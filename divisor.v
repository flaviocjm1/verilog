==> flow/design.v <==
module divisor (
    input clk, rst,   
    output reg clk_n    
);
parameter contador = 250_000;   
localparam N = $clog2(contador-1);
reg [N-1:0] cuenta;    
always @(posedge clk) begin 
	if  (rst==1)
	cuenta=0;
	else
    cuenta = cuenta + 1;
        if(cuenta == contador)
            begin
            clk_n = ~clk_n;
            cuenta = 0;
            end
        end
		  endmodule
* Step by step through the tools: divisor
The steps from the RTL of divisor to its reports follow in flow order.
Line numbers count from 1 in the design file above.
Operators carry their Yosys type and port widths (W data, S select, Z words).
Library cell names are shortened.
The mark n/a stands for no value.
- Top module :: divisor
- Clock input :: clk
- Cell library :: sky130hd
- Corner :: tt_025C_1v80

* Word-level counts
Counts by Yosys on the flattened word-level netlist (proc, flatten, opt, wreduce; memories kept). Register bits leave out memories and registers merged into their read ports (data or address); mux counts leave out enables and synchronous resets folded into registers. Print and check cells are left out. Cells with the same type and inputs are merged into one.
- Bits in writable memories :: 0
- Input port bits :: 2
- Elaborated cells :: 6
- Latch bits :: 0
- Output and inout port bits :: 1
- Memory bits (read-only) :: 0
- Bits in registers :: 19
- Memories kept :: 0
- Word width x clocked read ports :: 0
- Multipliers :: 0
- Reduce/logical cells :: 0
- Muxes and demuxes :: 1
- Equality and inequality tests :: 1
- Magnitude comparators :: 0
- $add $sub $neg :: 1
- Div/mod/pow operators :: 0
- Bitwise gates (word level) :: 1
- Shifts and indexed selects :: 0
** Operators by type and width (count)
- $add A18 B1 Y18 const B :: 1
- $eq A18 B18 Y1 const B :: 1
- $mux W18 :: 1
- $not A1 Y1 :: 1

* Longest topological paths
Yosys ltp: most cells in a row. Word level: on the elaborated netlist, between registers, memories and ports. Mapped: between sequential cells and ports; inverters and the memories' decode and read muxes count.
- Depth in word-level cells :: 3
- ABC_AREA :: 0
- Mapped depth :: 9
- Depth with buffers taken out :: 7

* Mapped cells and area
Yosys stat after the flow's synthesis: flattened, memories mapped to cells. It holds for the ABC_AREA given above (unset counts as 0); a run with the other value may have another netlist.
Totals and module areas in this step are rounded.
** Cell types
- dfxtp_1 :: count 18, total area 360.346 µm²
- xnor2_1 :: count 8, total area 70.067 µm²
- nor2_1 :: count 18, total area 67.565 µm²
- nor3_1 :: count 8, total area 40.038 µm²
- buf_2 :: count 7, total area 35.034 µm²
- nand3_1 :: count 7, total area 35.034 µm²
- xor2_1 :: count 4, total area 35.034 µm²
- nand2b_1 :: count 5, total area 31.28 µm²
- nand4_1 :: count 5, total area 31.28 µm²
- nor4_1 :: count 5, total area 31.28 µm²
- edfxtp_1 :: count 1, total area 30.029 µm²
- mux2i_1 :: count 3, total area 30.029 µm²
- inv_1 :: count 7, total area 26.275 µm²
- nand2_1 :: count 7, total area 26.275 µm²
- nor2b_1 :: count 4, total area 25.024 µm²
- nand4_4 :: count 1, total area 21.27 µm²
- and4b_1 :: count 2, total area 20.019 µm²
- a311oi_1 :: count 2, total area 17.517 µm²
Not listed: further types 21, cells in them 29.
- Sequential part of the area :: 390.4 µm²
- Mapped area :: 1154 µm²
- Mapped cells :: 141
- Buffer cells :: 11
- Flip-flops :: 19

* Path before layout
Path of least setup slack by OpenSTA after synthesis, without wires, with an ideal clock, recovery checks aside; 20% of the period is set as input and as output delay. Where synthesis merged equal registers, the netlist keeps one of their names.
- Path type :: reg2reg
- From :: reg cuenta[1]
- To :: reg clk_n
- Required time :: 3046 ps
- Period :: 3340 ps
- Path buffers :: 2
- Launch time at the first pin :: 0 ps
- Stages :: 9
- Setup time :: 294 ps
- Arrival :: 1878 ps
- Path slack :: 1168 ps
- Delay of the path :: 2172 ps
- Period reached after synthesis :: 2172 ps
"delay of the path" = arrival - input delay + setup time.
"stages": output pins that drive a net of the path, with the launching flip-flop's if there is one; two outputs of one cell count as two.
"period reached after synthesis" is the clock period less the worst setup slack; recovery checks do not enter. This is arithmetic on one report: input and output delays are still those of the set period (20% each).
Between the ends stands the longest chain of elaborated cells between them, by number of cells; it is not shown to be the way that was timed. Of several equally long chains one is given.
Each line given opens the expression or statement behind the cell; cells for indexed reads and writes are added by Yosys, which also makes memories of some case tables.
At most two assigning lines are given for a register; there are more.
- Cell sequence :: dfxtp_1 -> ha_1 -> buf_2 -> nand3_1 -> nor4_1 -> xor2_1 -> nor4b_1 -> and4b_1 -> buf_4
- Length of the longest elaborated chain :: 3
- Elaborated cells between the ends (all ways) :: 3
- Source lines of those cells :: 3
- Classes of those cells :: 1 x add/sub; 1 x eq/ne; 1 x mux
** RTL lines, path post-synthesis
- start, declared :: RTL line 7 : reg [N-1:0] cuenta;
- start, assigned :: RTL line 10 : cuenta=0;
- start, assigned :: RTL line 12 : cuenta = cuenta + 1;
- $add A18 B1 Y18 :: RTL line 12
- $mux W18 :: RTL line 9 : if (rst==1)
- $eq A18 B18 Y1 :: RTL line 13 : if(cuenta == contador)
- end, assigned :: RTL line 15 : clk_n = ~clk_n;
- end, declared :: RTL line 3 : output reg clk_n

* Path in the finished layout
Path of least setup slack in the final report of run 1 (OpenROAD, finished layout, wires in). Where an end is a register, its clock arrival counts in the times.
The path's times are printed in steps of 10 ps; the period is the one set.
- Path type :: reg2reg
- From :: reg cuenta[8]
- To :: reg clk_n
- Setup time :: 300 ps
- Path buffers :: 0
- Required time :: 2620 ps
- Period :: 2620 ps
- Launch time at the first pin :: 300 ps
- Path slack :: 190 ps
- Arrival :: 2430 ps
- Stages :: 6
Between the ends stands the longest chain of elaborated cells between them, by number of cells; it is not shown to be the way that was timed. Of several equally long chains one is given.
At most two assigning lines are given for a register; there are more.
- Cell sequence :: dfxtp_1 -> inv_1 -> nor3_2 -> mux2_2 -> a221oi_1 -> and4b_1
- Length of the longest elaborated chain :: 3
- Elaborated cells between the ends (all ways) :: 3
- Source lines of those cells :: 3
- Classes of those cells :: 1 x add/sub; 1 x eq/ne; 1 x mux
** RTL lines, path post-layout
- start, declared :: RTL line 7 : reg [N-1:0] cuenta;
- start, assigned :: RTL line 10 : cuenta=0;
- start, assigned :: RTL line 12 : cuenta = cuenta + 1;
- $add A18 B1 Y18 :: RTL line 12
- $mux W18 :: RTL line 9 : if (rst==1)
- $eq A18 B18 Y1 :: RTL line 13 : if(cuenta == contador)
- end, assigned :: RTL line 15 : clk_n = ~clk_n;
- end, declared :: RTL line 3 : output reg clk_n

Add stored flow runs of divisor

divisor through Yosys and OpenROAD on sky130hd: 2 stored runs, unordered, with their settings and measured results. The constraints put input and output delay at 20% of the set period each and load the outputs with 0.01 pF.
"reached clock period" = clock period - worst setup slack. The figure is calculated, with input and output delays left at 20% of the set period.
"time of the worst setup path": the worst setup path's part of the clock period (all of it between registers, 20% less for each end at a port) less its slack. A launch clock that arrives late makes it longer, a capture clock that arrives late makes it shorter.
"total power of the final layout": no workload was simulated; the value follows from the tool's default switching activity.
"time of the worst setup path" is given in steps of 10 ps.
Values from the reports are rounded here.

* Run 1
** Files
==> flow/run.sh <==
#!/bin/bash
# the make line also repeats the synthesis and layout settings of config.mk as NAME=value (left out here)
make -C /OpenROAD-flow-scripts/flow DESIGN_CONFIG=/design/flow/config.mk WORK_HOME=/design/flow/orfs CLKGATE_MAP_FILE= finish
==> flow/config.mk <==
export PLATFORM = sky130hd
export DESIGN_NAME = divisor
export DESIGN_NICKNAME = divisor
export VERILOG_FILES = /design/flow/design.v
export SDC_FILE = /design/flow/constraint.sdc
export NUM_CORES = 4
export LEC_CHECK = 0
export CAP_MARGIN = 20
export CORE_MARGIN = 2
export CORE_UTILIZATION = 40
export SLEW_MARGIN = 20
==> flow/constraint.sdc <==
create_clock -name core_clock -period 2.62 [get_ports {clk}]
set_input_delay 0.5240 -clock core_clock [delete_from_list [all_inputs] [get_ports {clk}]]
set_output_delay 0.5240 -clock core_clock [all_outputs]
set_load 0.01 [all_outputs]
** Results
- Utilization :: 44.9 %
- Total power of the final layout :: 0.0004849 W
- Standard-cell area of the final layout :: 1237 µm²
- Die size :: 3330 µm²
- Total negative slack :: 0 ps
- Reached clock period :: 2431 ps
- Worst hold slack after layout :: 446 ps
- Area of the synthesized netlist :: 1154 µm²
- Time of the worst setup path :: 2430 ps
- Class of the worst setup path :: reg2reg
- Setup slack of the worst path :: 189 ps

* Run 2
** Files
==> flow/run.sh <==
#!/bin/bash
# the make line also repeats the synthesis and layout settings of config.mk as NAME=value (left out here)
make -C /OpenROAD-flow-scripts/flow DESIGN_CONFIG=/design/flow/config.mk WORK_HOME=/design/flow/orfs CLKGATE_MAP_FILE= finish
==> flow/config.mk <==
export PLATFORM = sky130hd
export DESIGN_NAME = divisor
export DESIGN_NICKNAME = divisor
export VERILOG_FILES = /design/flow/design.v
export SDC_FILE = /design/flow/constraint.sdc
export NUM_CORES = 4
export LEC_CHECK = 0
export ABC_AREA = 0
export CAP_MARGIN = 20
export CELL_PAD_IN_SITES_GLOBAL_PLACEMENT = 2
export CORE_ASPECT_RATIO = 1.3
export CORE_MARGIN = 7
export CORE_UTILIZATION = 34
export CTS_CLUSTER_DIAMETER = 43
export GPL_ROUTABILITY_DRIVEN = 0
export GPL_TIMING_DRIVEN = 0
export MAX_ROUTING_LAYER = met5
export PLACE_DENSITY_LB_ADDON = 0.08
export SLEW_MARGIN = 5
==> flow/constraint.sdc <==
create_clock -name core_clock -period 1.62 [get_ports {clk}]
set_input_delay 0.3240 -clock core_clock [delete_from_list [all_inputs] [get_ports {clk}]]
set_output_delay 0.3240 -clock core_clock [all_outputs]
set_load 0.01 [all_outputs]
** Results
- Utilization :: 53.2 %
- Total power of the final layout :: 0.0008889 W
- Standard-cell area of the final layout :: 1685 µm²
- Die size :: 5234 µm²
- Total negative slack :: -3578 ps
- Reached clock period :: 2134 ps
- Worst hold slack after layout :: 519 ps
- Area of the synthesized netlist :: 1154 µm²
- Time of the worst setup path :: 2130 ps
- Class of the worst setup path :: reg2reg
- Setup slack of the worst path :: -514 ps
